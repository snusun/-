==> flow/design.v <==
`timescale 1ns/1ps
module cpu	 
(
	input	clk,
	input	areset,
	output	[7:0] imem_addr,	 
	input	[7:0] imem_data,	 
	output	[7:0] tb_data		 
);
	wire dmem_write;
	wire [7:0] dmem_addr, dmem_write_data, dmem_read_data;
	wire Jump, ALUSrc, RegDst, MemtoReg, RegWrite;
	wire [7:0] MUXtoPC, PC_out, Sign_out;
	wire [7:0] MUXtoAdder, AddertoMUX;
	wire [7:0] RFtoALU, MUXtoALU; 
	wire [7:0] MUXtoRF;
	wire [1:0] MUX2toRF, MUX3toRF, ALUOp;
	memory dmem(	.clk(clk), .areset(areset),
			.write(dmem_write), .addr(dmem_addr),
			.write_data(dmem_write_data), .read_data(dmem_read_data));
	assign tb_data = dmem_read_data;
	ProgramCounter PC(.CLK(clk), .in(MUXtoPC), .out(PC_out));
	RegisterFile RF(.CLK(clk), .ReadReg1(imem_data[3:2]), .ReadReg2(MUX2toRF), .Write_enable(RegWrite),
			.WriteReg(MUX3toRF), .WriteData(MUXtoRF), .areset(areset), .ReadData1(RFtoALU), .ReadData2(dmem_write_data));
	ControlLogic CL(.Mode(imem_data[7:6]), .OpCode(imem_data[5:4]), .Jump(Jump), .ALUSrc(ALUSrc), 
			.ALUOp(ALUOp), .MemWrite(dmem_write), .RegDst(RegDst), .MemtoReg(MemtoReg), .RegWrite(RegWrite));
	SignExtensionUnit SEU(.in(imem_data[5:0]), .Jump(Jump), .out(Sign_out));
	ALU alu(.opcode(ALUOp), .ain(RFtoALU), .bin(MUXtoALU), .result(dmem_addr));
	EightBitMUX mux1(.control(areset), .in0(AddertoMUX), .in1(8'h00), .out(MUXtoPC));
	TwoBitMUX mux2(.control(dmem_write), .in0(imem_data[1:0]), .in1(imem_data[5:4]), .out(MUX2toRF));
	TwoBitMUX mux3(.control(RegDst), .in0(imem_data[5:4]), .in1(imem_data[3:2]), .out(MUX3toRF));
	EightBitMUX mux4(.control(MemtoReg), .in0(dmem_addr), .in1(dmem_read_data), .out(MUXtoRF));
	EightBitMUX mux5(.control(ALUSrc), .in0(Sign_out), .in1(dmem_write_data), .out(MUXtoALU));
	EightBitMUX mux6(.control(Jump), .in0(8'h01), .in1(Sign_out), .out(MUXtoAdder));
	EightBitAdder adder(.a(PC_out), .b(MUXtoAdder), .s(AddertoMUX));
	assign imem_addr = PC_out;
endmodule
module ProgramCounter
(
	 input CLK,
    input [7:0] in,
    output reg [7:0] out
);
		always@(posedge CLK) 
			begin
				out <= in;          
			end
endmodule
module RegisterFile
(
	input CLK,
	input [1:0] ReadReg1,
	input [1:0] ReadReg2,
	input Write_enable,
	input [1:0] WriteReg,
	input [7:0] WriteData, 
	input areset,
	output [7:0] ReadData1,
	output [7:0] ReadData2
);
	reg [7:0] registers [3:0];
	initial 
		begin
			registers[0] <= 8'b00000000;
			registers[1] <= 8'b00000000;
			registers[2] <= 8'b00000000;
			registers[3] <= 8'b00000000;		
		end
	assign ReadData1 = registers[ReadReg1];
	assign ReadData2 = registers[ReadReg2];
	always@(posedge areset or posedge CLK) 
		begin
		if(areset==1'b1) 
			begin
				registers[0] = 8'b00000000;
				registers[1] = 8'b00000000;	
				registers[2] = 8'b00000000;
				registers[3] = 8'b00000000;			
			end
		else if(Write_enable==1'b1) 
			begin 
				registers[WriteReg] = WriteData;
			end
		end
endmodule
module ControlLogic
(
	input [1:0] Mode,
	input [1:0] OpCode,
	output reg Jump,
	output reg ALUSrc,
	output reg [1:0] ALUOp,
	output reg MemWrite,
	output reg RegDst,
	output reg MemtoReg,
	output reg RegWrite
);
	initial 
		begin
			{Jump, ALUSrc, ALUOp, MemWrite, RegDst, MemtoReg, RegWrite} = 8'b00000000;
		end
	always@(Mode or OpCode)
		begin
			case({Mode, OpCode})
				4'b1101:  
					begin
						Jump <= 1'b0;
						ALUSrc <= 1'b0; 
						ALUOp <= 2'b11;
						MemWrite <= 1'b0;
						RegDst <= 1'b1;
						MemtoReg <= 1'b0;
						RegWrite <= 1'b1;
					end
				4'b1110:  
					begin
						Jump <= 1'b0;
					   ALUSrc <= 1'b0; 
						ALUOp <= 2'b10;
						MemWrite <= 1'b0;
						RegDst <= 1'b1;
						MemtoReg <= 1'b0;
						RegWrite <= 1'b1;
					end
				4'b01xx:  
					begin
						Jump <= 1'b0;
						ALUSrc <= 1'b1; 
						ALUOp <= 2'b01;
						MemWrite <= 1'b0;
						RegDst <= 1'b0;
						MemtoReg <= 1'b1;
						RegWrite <= 1'b1;
					end
				4'b10xx:  
					begin
						Jump <= 1'b0;
						ALUSrc <= 1'b1; 
						ALUOp <= 2'b01;
						MemWrite <= 1'b1;
						RegDst <= 1'b1;
						MemtoReg <= 1'b1;
						RegWrite <= 1'b0;
					end
           4'b00xx:  
					begin
						Jump <= 1'b1;
						ALUSrc <= 1'b0;
						ALUOp <= 2'b00;
						MemWrite <= 1'b0;
						RegDst <= 1'b0;
						MemtoReg <= 1'b0;
						RegWrite <= 1'b0;
					end
			endcase
		end
endmodule 
module SignExtensionUnit
(
	input [5:0] in,
	input Jump,
	output reg [7:0] out
);
	always@(*)
		begin
			if(Jump==1'b1)
				begin
					out[5:0] <= in[5:0];
					out[7:6] <= {2{in[5]}};
			end
			else 
				begin 
					out[1:0] <= in[1:0];
					out[7:2] <= {6{in[1]}};
				end
		end
endmodule
module ALU
(
	input [1:0] opcode,
	input [7:0] ain, bin,
	output [7:0] result
);
	wire b_l;
	assign b_l = ~(bin) + 1;
	assign result = (opcode==2'b01) ? (ain+bin) :
									(opcode==2'b10) ? (ain-bin) :
									(bin[7]==1) ? (ain - (b_l)) :
																				(ain+bin);
endmodule 
module TwoBitMUX
(		
	input control,
	input [1:0] in0,
	input [1:0] in1,
	output reg [1:0] out 
);
		always@(control or in0 or in1) 
			begin
				if(control==0)
					begin 
						out <= in0;
					end
				else 
					begin
						out <= in1;
					end
			end
endmodule
module EightBitMUX
(		
	input control,
	input [7:0] in0,
	input [7:0] in1,
	output reg [7:0] out 
);
		always@(control or in0 or in1) 
			begin
				if(control==0)
					begin 
						out <= in0;
					end
				else 
					begin
						out <= in1;
					end
			end
endmodule
module EightBitAdder
(
	input [7:0]a,b,
	output [7:0]s
);
	assign s = a+b;
endmodule 
# Tool chain data of RegisterFile
# What the tools print for RegisterFile, step after step.
# Lines are those of the file above, counted from 1.
# Cell names lack the library's common part.
# The mark -- stands for no value.
# inputs
design	RegisterFile
clock_port	CLK
lib	sky130hd
corner	tt_025C_1v80

# Word level
# Counts by Yosys on the flattened word-level netlist (proc, flatten, opt, wreduce). Print and check cells are left out. Cells with the same type and inputs are merged into one.
# word_totals
out_inout_bits	16
register_bits	32
inputBits	17
wordCells	34
# op_classes
n_eq	9
mux	6
reduce_logical	11
bitwise	4
# ops
operator	n
8-bit parallel mux with 4-bit select	2
8-bit two-way mux	4
2-bit equality test with constant B	6
3-bit OR reduction	4
2-bit AND reduction	4
2-bit by 1-bit equality test with 1-bit output with constant B	3
2-bit zero test	3
1-bit inverter	4

# Logic depth
# Longest topological path by Yosys (ltp), each cell counted once; first at word level (registers and memories cut), then after technology mapping (sequential cells cut; the memories' decode and read muxes count).
# depth
depth_word	4
ABC_AREA	0
ltp_mapped	2

# Synthesis result
# Yosys stat after the flow's synthesis: flattened, memories mapped to cells. It holds for the ABC_AREA given above (unset counts as 0); a run with the other value may have another netlist.
# Totals and module areas in this step are rounded.
# by_type
type	n	area_total_um2
dfrtp_1	32	800.768
mux2_2	32	360.346
mux4_2	16	360.346
nand3b_2	2	22.522
buf_2	4	20.019
nor3b_4	1	18.768
nand3_2	1	10.01
inv_1	1	3.754
# synth_totals
yosys_area_mm2	0.0016
ffs	32
seqArea_mm2	0.000801
stdcells	89
buffers	4

# Worst setup path after synthesis
# Source: OpenSTA report_checks on the synthesized netlist (no wires, ideal clock, input and output delay 20% of the period each), path of least setup slack; recovery checks are left aside. Register names are those of the netlist, which keeps one name where synthesis merged equal registers.
# synth_timing
kind	input port to output port
from	in ReadReg1[0]
to	out ReadData1[1]
path_stages	2
path_slack_ns	0.458
launch_ns	0.412
period_ns	2.06
n_path_buf	1
delay_ns	0.778
input_delay_ns	0.412
arrival_time_ns	1.190
required_time_ns	1.648
out_delay_ns	0.412
synth_period_reached_ns	1.602
# "delay_ns" = arrival - input delay + setup time.
# At an output port there is no setup time.
# "path_stages": output pins that drive a net of the path, with the launching flip-flop's if there is one; two outputs of one cell count as two.
# "synth_period_reached_ns" = period - worst setup slack (recovery checks aside). The figure is calculated, with input and output delays left at 20% of the set period.
# Between the ends stands the longest chain of elaborated cells between them, by number of cells; it is not shown to be the way that was timed. Of several equally long chains one is given.
# A line is the first line of the expression or statement that the cell stems from. Yosys adds cells for indexed reads and writes and turns some case tables into memories.
# synth_via
path_cell_list	buf_2 > mux4_2
elab_chain_len	2
cells_between	5
# synth_rtl
item	line_no	source
from (decl)	52	input [1:0] ReadReg1,
2-bit equality test	69	assign ReadData1 = registers[ReadReg1];
8-bit parallel mux with 4-bit select	69
to (decl)	58	output [7:0] ReadData1,

# Stored flow runs of RegisterFile (2 of them; Yosys, OpenROAD, sky130hd). They differ in their settings and are not a sequence. Constraints: input delay and output delay 20% of the set period each, output load 0.01 pF.
# A setting shown as n/a is not set for that run.
setting or result,flow run A,flow run B
period_ns,0.821,1.37
CORE_UTILIZATION,68,72
SETUP_SLACK_MARGIN,0.23,-0.02
CELL_PAD_IN_SITES_DETAIL_PLACEMENT,0,n/a
TNS_END_PERCENT,100,80
GPL_ROUTABILITY_DRIVEN,1,1
CTS_CLUSTER_SIZE,90,94
CTS_CLUSTER_DIAMETER,81,n/a
MAX_ROUTING_LAYER,met4,n/a
CAP_MARGIN,20,20
CORE_MARGIN,2,2
SLEW_MARGIN,20,20
PLACE_DENSITY_LB_ADDON,n/a,0.01
HOLD_SLACK_MARGIN,n/a,0.18
# Flow run A: stopped before the end: placement reported DPL-0033
# Flow run B: stopped before the end: placement reported FLW-0024
